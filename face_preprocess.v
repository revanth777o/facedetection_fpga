==> flow/design.v <==
module sobel(
    input  [7:0] p00, p01, p02,
    input  [7:0] p10, p11, p12,
    input  [7:0] p20, p21, p22,
    output wire [7:0] edge_out
);
    wire signed [11:0] gx, gy;
    wire [11:0] abs_gx, abs_gy;
    wire [12:0] sum;
    wire signed [10:0] s00 = p00; wire signed [10:0] s01 = p01; wire signed [10:0] s02 = p02;
    wire signed [10:0] s10 = p10;                               wire signed [10:0] s12 = p12;
    wire signed [10:0] s20 = p20; wire signed [10:0] s21 = p21; wire signed [10:0] s22 = p22;
    assign gx = -s00 + s02 - (s10 << 1) + (s12 << 1) - s20 + s22;
    assign gy = -s00 - (s01 << 1) - s02 + s20 + (s21 << 1) + s22;
    assign abs_gx = (gx < 0) ? -gx : gx;
    assign abs_gy = (gy < 0) ? -gy : gy;
    assign sum  = abs_gx + abs_gy;
    assign edge_out = (sum > 255) ? 8'hFF : sum[7:0];
endmodule
module threshold(
    input  [7:0] edge_in,
    output wire [7:0] pixel_out
);
    parameter THRESHOLD_VALUE = 8'd100;
    assign pixel_out = (edge_in > THRESHOLD_VALUE) ? 8'hFF : 8'h00;
endmodule
`timescale 1ns / 1ps
module face_preprocess #(
    parameter IMG_WIDTH = 64,
    parameter IMG_HEIGHT = 64
)(
    input clk,
    input reset,
    input start,
    output reg done
);
    reg [7:0] img_mem [0:IMG_WIDTH*IMG_HEIGHT-1];
    reg [7:0] out_mem [0:IMG_WIDTH*IMG_HEIGHT-1];
    reg [1:0] state;
    localparam IDLE=0, RUN=1, FINISH=2;
    integer i, j;
    reg [15:0] idx;
    reg [7:0] p00,p01,p02, p10,p11,p12, p20,p21,p22;
    wire [7:0] sobel_out;
    wire [7:0] threshold_out;
    sobel sobel_inst(
        .p00(p00), .p01(p01), .p02(p02),
        .p10(p10), .p11(p11), .p12(p12),
        .p20(p20), .p21(p21), .p22(p22),
        .edge_out(sobel_out)
    );
    threshold threshold_inst(
        .edge_in(sobel_out),
        .pixel_out(threshold_out)
    );
    always @(posedge clk or posedge reset) begin
        if (reset) begin
            state <= IDLE;
            done <= 1'b0;
            i <= 0; j <= 0;
        end else begin
            case(state)
                IDLE: begin
                    done <= 1'b0;
                    if (start) begin
                        state <= RUN;
                        i <= 1;
                        j <= 1;
                    end
                end
                RUN: begin
                    idx <= i*IMG_WIDTH + j;
                    p00 <= img_mem[(i-1)*IMG_WIDTH + (j-1)];
                    p01 <= img_mem[(i-1)*IMG_WIDTH + (j)];
                    p02 <= img_mem[(i-1)*IMG_WIDTH + (j+1)];
                    p10 <= img_mem[(i)*IMG_WIDTH   + (j-1)];
                    p11 <= img_mem[(i)*IMG_WIDTH   + (j)];
                    p12 <= img_mem[(i)*IMG_WIDTH   + (j+1)];
                    p20 <= img_mem[(i+1)*IMG_WIDTH + (j-1)];
                    p21 <= img_mem[(i+1)*IMG_WIDTH + (j)];
                    p22 <= img_mem[(i+1)*IMG_WIDTH + (j+1)];
                    if (i > 1 || j > 1) begin
                         out_mem[ (i*IMG_WIDTH + j) - 1 ] <= threshold_out;
                    end
                    if (j < IMG_WIDTH - 2) begin
                        j <= j + 1;
                    end else begin
                        j <= 1;
                        if (i < IMG_HEIGHT - 2) begin
                            i <= i + 1;
                        end else begin
                           state <= FINISH;
                        end
                    end
                end
                FINISH: begin
                    out_mem[ (IMG_HEIGHT-2)*IMG_WIDTH + (IMG_WIDTH-2) ] <= threshold_out;
                    done <= 1'b1;
                    state <= IDLE;
                end
            endcase
        end
    end
endmodule
# --- Reports on face_preprocess ---
# What the tools print for face_preprocess, step after step.
# Line numbers count from 1 in the design file above.
# Operators: Yosys type, input widths -> output width; for muxes data width and select width s.
# Library cell names are shortened.
design:
  design: "face_preprocess"
  clock_port: "clk"
  cell_library: "sky130hd"
  pvt_corner: "tt_025C_1v80"

# --- After elaboration ---
# Source: Yosys, flattened and elaborated. Widths are those after wreduce. Registers that Yosys merges into a memory's read port (data or address) are not register bits. Print and check cells do not count. Equal cells are merged and count once.
classes:
  compare: 2
  n_eq: 6
  n_reduce_logical: 7
  n_mul: 0
  n_addsub: 2
  n_logic: 0
  n_mux: 11
  div_mod_pow: 0
  shifts: 0
ops:
  columns: ["operator", "count"]
  rows:
  - ["$pmux 32 s2", 2]
  - ["$mux 32", 4]
  - ["$add 32x2->32 const B", 2]
  - ["$lt 32x7->1 const B", 2]
  - ["$ne 2x2->1 const B", 4]
  - ["$reduce_and 4->1", 2]
  - ["$pmux 2 s3", 1]
  - ["$mux 2", 3]
  - ["$reduce_bool 2->1", 2]
  - ["$reduce_bool 3->1", 1]
  - ["$eq 2x1->1 const B", 1]
  - ["$eq 2x2->1 const B", 1]
  - ["$logic_not 2->1", 1]
  - ["$reduce_and 2->1", 1]
  - ["$pmux 1 s2", 1]
bits:
  reg_bits: 67
  output_inout_bits: 1
  clocked_rd_ports_x_width: 0
  mem_bits_ro: 0
  latch_bits: 0
  mem_count: 0
  ram_bits: 0
  elab_cells: 32

# --- Depth ---
# Longest topological path by Yosys (ltp), each cell counted once; first at word level (registers and memories cut), then after technology mapping (sequential cells cut; the memories' decode and read muxes count).
logic_depth:
  depth_word: 4
  ABC_AREA: 0
  ltp_mapped: 8
  mapped_depth_nobuf: 7

# --- Synthesis result ---
# Yosys stat after the flow's synthesis: flattened, memories mapped to cells. It holds for the ABC_AREA given above (unset counts as 0); a run with the other value may have another netlist.
synth_totals:
  n_buf: 13
  ffs: 68
  seq_area_um2: 1702.9
  mapped_area_um2: 3662.3
  mapped_cells: 400
types:
  columns: ["cell", "count", "type_area_um2"]
  rows:
  - ["dfrtp_1", 67, 1.68E+03]
  - ["xnor2_1", 22, 192.685]
  - ["nor2_1", 46, 172.666]
  - ["nand2_1", 40, 150.144]
  - ["xor2_1", 16, 140.134]
  - ["o21ai_0", 23, 115.11]
  - ["nand3_1", 20, 100.096]
  - ["nor4_1", 16, 100.096]
  - ["or3_1", 16, 100.096]
  - ["nand4_1", 15, 93.84]
  - ["nor3_1", 18, 90.086]
  - ["and4_1", 7, 61.309]
  - ["a21oi_1", 12, 60.058]
  - ["o21a_1", 8, 60.058]
  - ["o31ai_1", 8, 60.058]
  - ["inv_1", 12, 45.043]
  - ["and3_1", 7, 43.792]
  - ["nor4_4", 2, 42.541]
# Other cell types: 29; their cells: 45.

# --- Path before layout ---
# OpenSTA on the mapped netlist: ideal clock, no wires. The path of least setup slack (recovery checks aside). Input and output delay are each 20% of the period. Register names are those of the netlist, which keeps one name where synthesis merged equal registers.
synth_timing:
  path_kind: "reg2reg"
  start: "register i[0]"
  end: "register i[30]"
  delay_ps: 2092
  stages: 8
  tclk_ps: 2310
  setup_ps: 83
  launch_ps: 0
  t_required_ps: 2227
  arrival_ps: 2009
  setup_slack_ps: 219
  synth_period_reached_ps: 2091
# "delay_ps" = arrival - input delay + setup time.
# "stages" counts driving pins, that of a launching flip-flop among them; a cell with two outputs on the path counts twice.
# "synth_period_reached_ps" is the clock period less the worst setup slack; recovery checks do not enter. This is arithmetic on one report: input and output delays are still those of the set period (20% each).
# Between the ends stands the longest chain of elaborated cells between them, by number of cells; it is not shown to be the way that was timed. Of several equally long chains one is given.
# Each line given opens the expression or statement behind the cell; cells for indexed reads and writes are added by Yosys, which also makes memories of some case tables.
# At most two assigning lines are given for a register; there are more.
synth_via:
  cell_sequence: "dfrtp_1 -> ha_1 -> nand3_4 -> nor4_4 -> nand3_2 -> or4b_1 -> or3_1 -> o21ai_0"
  elab_chain_len: 4
synth_rtl:
  columns: ["item", "line", "source"]
  rows:
  - ["start, declared", 41, "integer i, j;"]
  - ["start, assigned", 60, "i <= 0; j <= 0;"]
  - ["start, assigned", 90, "i <= i + 1;"]
  - ["$add 32x2->32", 90, null]
  - ["$mux 32", 89, "if (i < IMG_HEIGHT - 2) begin"]
  - ["$mux 32", 85, "if (j < IMG_WIDTH - 2) begin"]
  - ["$pmux 32 s2", 62, "case(state)"]
  - ["end, assigned", 60, null]
  - ["end, assigned", 90, null]
  - ["end, declared", 41, null]

# --- Path in the finished layout ---
# Path of least setup slack in the final report of job 1 (OpenROAD, finished layout, wires in). Where an end is a register, its clock arrival counts in the times.
# The path's times are printed in steps of 10 ps; the period is the one set.
layout_timing:
  path_kind: "reg2reg"
  start: "register j[7]"
  end: "register i[6]"
  t_required_ps: 3150
  tclk_ps: 2910
  setup_ps: 110
  launch_ps: 340
  stages: 7
  setup_slack_ps: 250
  arrival_ps: 2890
# Between the ends stands the longest chain of elaborated cells between them, by number of cells; it is not shown to be the way that was timed. Of several equally long chains one is given.
# At most two assigning lines are given for a register; there are more.
layout_via:
  cell_sequence: "dfrtp_1 -> nor4_1 -> nand4_1 -> o31ai_4 -> clkbuf_1 -> o21ai_0 -> o41ai_1"
  elab_chain_len: 3
layout_rtl:
  columns: ["item", "line", "source"]
  rows:
  - ["start, declared", 41, "integer i, j;"]
  - ["start, assigned", 60, "i <= 0; j <= 0;"]
  - ["start, assigned", 86, "j <= j + 1;"]
  - ["$lt 32x7->1", 85, "if (j < IMG_WIDTH - 2) begin"]
  - ["$mux 32", 85, null]
  - ["$pmux 32 s2", 62, "case(state)"]
  - ["end, assigned", 60, null]
  - ["end, assigned", 90, "i <= i + 1;"]
  - ["end, declared", 41, null]

Lab notebook: face_preprocess

Settings and measured results of 2 stored flow runs for module face_preprocess (sky130hd), not sorted in any way. The constraints put input and output delay at 20% of the set period each and load the outputs with 0.01 pF.
"power.total_mw": no workload was simulated; the value follows from the tool's default switching activity.

--- job 1 ---
==> flow/run.sh <==
#!/bin/bash
# the make line also repeats the synthesis and layout settings of config.mk as NAME=value (left out here)
make -C /OpenROAD-flow-scripts/flow DESIGN_CONFIG=/design/flow/config.mk WORK_HOME=/design/flow/orfs CLKGATE_MAP_FILE= finish
==> flow/config.mk <==
export PLATFORM = sky130hd
export DESIGN_NAME = face_preprocess
export DESIGN_NICKNAME = face_preprocess
export VERILOG_FILES = /design/flow/design.v
export SDC_FILE = /design/flow/constraint.sdc
export NUM_CORES = 4
export LEC_CHECK = 0
export CAP_MARGIN = 20
export CELL_PAD_IN_SITES_DETAIL_PLACEMENT = 1
export CORE_MARGIN = 7
export CORE_UTILIZATION = 45
export GPL_TIMING_DRIVEN = 0
export MAX_ROUTING_LAYER = met5
export PLACE_DENSITY_LB_ADDON = 0.0
export SLEW_MARGIN = 30
==> flow/constraint.sdc <==
create_clock -name core_clock -period 2.91 [get_ports {clk}]
set_input_delay 0.5820 -clock core_clock [delete_from_list [all_inputs] [get_ports {clk}]]
set_output_delay 0.5820 -clock core_clock [all_outputs]
set_load 0.01 [all_outputs]

==> results, as YAML <==
results:
  yosys_chip_area_um2: 3662.3
  design_die_area_um2: 10859.7
  finish.stdcell_area_um2: 4061.4
  final_util_pct: 52.0
  worstSetupSlack_ps: 255
  timing.setup.tns_ps: 0
  timing.hold.ws_ps: 472
  power.total_mw: 2.165

--- job 2 ---
==> flow/run.sh <==
#!/bin/bash
# the make line also repeats the synthesis and layout settings of config.mk as NAME=value (left out here)
make -C /OpenROAD-flow-scripts/flow DESIGN_CONFIG=/design/flow/config.mk WORK_HOME=/design/flow/orfs CLKGATE_MAP_FILE= finish
==> flow/config.mk <==
export PLATFORM = sky130hd
export DESIGN_NAME = face_preprocess
export DESIGN_NICKNAME = face_preprocess
export VERILOG_FILES = /design/flow/design.v
export SDC_FILE = /design/flow/constraint.sdc
export NUM_CORES = 4
export LEC_CHECK = 0
export CAP_MARGIN = 20
export CORE_MARGIN = 2
export CORE_UTILIZATION = 40
export SLEW_MARGIN = 20
==> flow/constraint.sdc <==
create_clock -name core_clock -period 3.17 [get_ports {clk}]
set_input_delay 0.6340 -clock core_clock [delete_from_list [all_inputs] [get_ports {clk}]]
set_output_delay 0.6340 -clock core_clock [all_outputs]
set_load 0.01 [all_outputs]

==> results, as YAML <==
results:
  yosys_chip_area_um2: 3662.3
  design_die_area_um2: 9937.1
  finish.stdcell_area_um2: 4008.8
  final_util_pct: 45.5
  worstSetupSlack_ps: 709
  timing.setup.tns_ps: 0
  timing.hold.ws_ps: 453
  power.total_mw: 1.858
